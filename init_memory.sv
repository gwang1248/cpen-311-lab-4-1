==> flow/design.v <==
module ksa_init (
    input  logic        clk,            
    input  logic        reset,          
    input  logic        start,          
    output logic [7:0]  s_address,      
    output logic [7:0]  s_data,         
    output logic        s_wren,         
    output logic        INIT_FINISHED   
);
    typedef enum logic [1:0] {
        IDLE,
        WRITING,
        DONE
    } state_t;
    state_t       state, next_state;
    logic [7:0]   count;
    always_ff @(posedge clk or posedge reset) begin
        if (reset) begin
            state <= IDLE;
            count <= 8'd0;
        end else begin
            state <= next_state;
            if (state == WRITING && count != 8'hFF)
                count <= count + 1;
        end
    end
    always_comb begin
        next_state    = state;
        s_address     = count;
        s_data        = count;
        s_wren        = 1'b0;
        INIT_FINISHED = 1'b0;
        case (state)
            IDLE: begin
                if (start)
                    next_state = WRITING;
            end
            WRITING: begin
                s_wren = 1'b1;
                if (count == 8'hFF)
                    next_state = DONE;
            end
            DONE: begin
                s_wren        = 1'b0;
                INIT_FINISHED = 1'b1;
            end
        endcase
    end
endmodule
Step by step through the tools: ksa_init
What the tools print for ksa_init, step after step.
Lines are those of the file above, counted from 1.
Cell names lack the library's common part.
A cell with n/a has no value.

inputs
  top = ksa_init
  clock = clk
  library = sky130hd
  library corner = tt_025C_1v80

Elaborated design
Counts by Yosys on the flattened word-level netlist (proc, flatten, opt, wreduce; memories kept). Register bits leave out memories and registers merged into their read ports (data or address). Print and check cells are left out. Cells with the same type and inputs are merged into one.

bit counts
  input bits = 3
  register bits = 10

operators by class
  equal/unequal tests = 6
  add/subtract/negate cells = 1
  reductions and logical operators = 4
  mux-type cells = 5

operator list
  operator                                count
  adder 8 x 1 -> 8 bit with constant B    1
  == test 8 bit with constant B           1
  != test 8 bit with constant B           1
  != test 2 bit with constant B           2
  case mux 2 bit (select 2 bit)           1
  two-way mux 2 bit                       2
  AND reduction 3 bit                     1
  == test 2 x 1 -> 1 bit with constant B  1
  == test 2 bit with constant B           1
  zero test 2 bit                         1
  nonzero test 2 bit                      1
  two-way mux 1 bit                       2
  logical AND 1 bit                       1

Depth
Longest topological path by Yosys (ltp), each cell counted once; first at word level (registers and memories cut), then after technology mapping (sequential cells cut; the memories' decode and read muxes count).

logic depth
  word-level depth = 3
  ABC_AREA = 0
  gate-level depth with buffers = 4

Mapped cells and area
The flow's flattened synthesis, as Yosys stat reports it; memories are mapped. The netlist is that of the ABC_AREA named above (0 if unset); the other value can give another one.

mapped netlist
  flip-flop cells = 11
  chip area (Yosys) = 570.5 µm²
  sequential area = 276.5 µm²
  cells in the netlist = 53

cells by type
  cell      count
  dfrtp_1   10
  buf_4     8
  nand3_1   6
  dfstp_2   1
  a41oi_1   2
  a211oi_1  2
  ha_1      1
  nand4_2   1
  nor2b_1   2
  and4_4    1
  mux2_1    1
  mux2_2    1
  nand2_1   3
  a21oi_1   2
  and4_1    1
  o21ai_2   1
  xnor2_1   1
  xor2_1    1

Other cell types: 7; their cells: 8.

Worst setup path after synthesis
OpenSTA on the mapped netlist: ideal clock, no wires. The path of least setup slack (recovery checks aside). Input and output delay are each 20% of the period. Register names are those of the netlist, which keeps one name where synthesis merged equal registers.

timing post-synthesis
  kind = register to register
  from = reg count[0]
  to = reg count[1]
  launch time at the first pin = 0.000 ns
  delay of the path = 1.447 ns
  stages on the path = 5
  setup time = 0.128 ns
  slack = 0.023 ns
  arrival time = 1.319 ns
  clock period = 1.47 ns
  path buffers = 0
  period reached after synthesis = 1.447 ns

"delay of the path" is the arrival time less input delay plus setup time.
"stages on the path": output pins that drive a net of the path, with the launching flip-flop's if there is one; two outputs of one cell count as two.
"period reached after synthesis" = period - worst setup slack (recovery checks aside). The figure is calculated, with input and output delays left at 20% of the set period.
The rows between start and end are the longest chain of elaborated cells between them; the timing report does not say that the signal goes this way. Where chains are equally long, one stands for them.
A line is the first line of the expression or statement that the cell stems from. Yosys adds cells for indexed reads and writes and turns some case tables into memories.

on the way, post-synthesis
  cells stage by stage = dfrtp_1 -> ha_1 -> nand3_1 -> o21ai_2 -> mux2_1
  length of the longest elaborated chain = 2
  elaborated cells on any way between the ends = 3

ends and longest elaborated chain, post-synthesis
  element            RTL line  RTL
  start, declared    16        logic [7:0]   count;
  start, assigned    20        count <= 8'd0;
  start, assigned    24        count <= count + 1;
  != test 8 bit      23        if (state == WRITING && count != 8'hFF)
  logical AND 1 bit  23
  end, assigned      20
  end, assigned      24
  end, declared      16

Worst path after layout
From the final timing report of run 2: the path of least setup slack in the routed layout; clock arrival at registers is part of the times.

timing after layout
  kind = register to output
  from = reg count[2]
  to = out s_address[2]
  path buffers = 1
  clock period = 2.54 ns
  slack = 0.66 ns
  stages on the path = 2
  arrival time = 1.37 ns
  launch time at the first pin = 0.27 ns
  external output delay = 0.51 ns

on the way, after layout
  cells stage by stage = dfrtp_1 -> clkdlybuf4s50_1
  length of the longest elaborated chain = 0
  elaborated cells on any way between the ends = 0

ends and longest elaborated chain, after layout
  element          RTL line  RTL
  start, declared  16        logic [7:0]   count;
  start, assigned  20        count <= 8'd0;
  start, assigned  24        count <= count + 1;
  end, declared    5         output logic [7:0]  s_address,

Add stored flow runs of ksa_init

Settings and measured results of 2 stored flow runs for module ksa_init (sky130hd), not sorted in any way. The constraints put input and output delay at 20% of the set period each and load the outputs with 0.01 pF.
"achieved clock period (ns)" = clock period - worst setup slack. The figure is calculated, with input and output delays left at 20% of the set period.
"worst setup path time (ns)": the worst setup path's part of the clock period (all of it between registers, 20% less for each end at a port) less its slack. A launch clock that arrives late makes it longer, a capture clock that arrives late makes it shorter.
"finish__power__total" rests on the timing tool's default activity at the inputs, not on a simulated workload.

settings of run 1
{
  "period_ns": 1.58,
  "CORE_UTILIZATION": 57,
  "CELL_PAD_IN_SITES_GLOBAL_PLACEMENT": 1,
  "CELL_PAD_IN_SITES_DETAIL_PLACEMENT": 1,
  "GPL_ROUTABILITY_DRIVEN": 1,
  "CTS_CLUSTER_SIZE": 67,
  "CTS_CLUSTER_DIAMETER": 341,
  "CAP_MARGIN": 40,
  "SLEW_MARGIN": 15,
  "CORE_MARGIN": 2
}
report of run 1: did not finish, place, GPL-0301

settings of run 2
{
  "period_ns": 2.54,
  "CORE_UTILIZATION": 23,
  "SETUP_SLACK_MARGIN": 0.38,
  "PLACE_DENSITY_LB_ADDON": 0.25,
  "HOLD_SLACK_MARGIN": 0.16,
  "CELL_PAD_IN_SITES_DETAIL_PLACEMENT": 0,
  "TNS_END_PERCENT": 25,
  "CTS_CLUSTER_SIZE": 44,
  "MAX_ROUTING_LAYER": "met4",
  "CAP_MARGIN": 20,
  "CORE_MARGIN": 2,
  "SLEW_MARGIN": 20
}
report of run 2
yosys chip area after synthesis (um^2): 570.5
finish__design__die__area: 2895.0
finish__design__instance__area__stdcell: 774.5
finish__design__instance__utilization: 0.3214
finish__timing__setup__ws: 0.662
finish__timing__setup__tns: 0.000
finish__timing__hold__ws: 0.461
finish__power__total: 2.991e-04
achieved clock period (ns): 1.878
worst setup path time (ns): 1.37
worst setup path kind: register to output
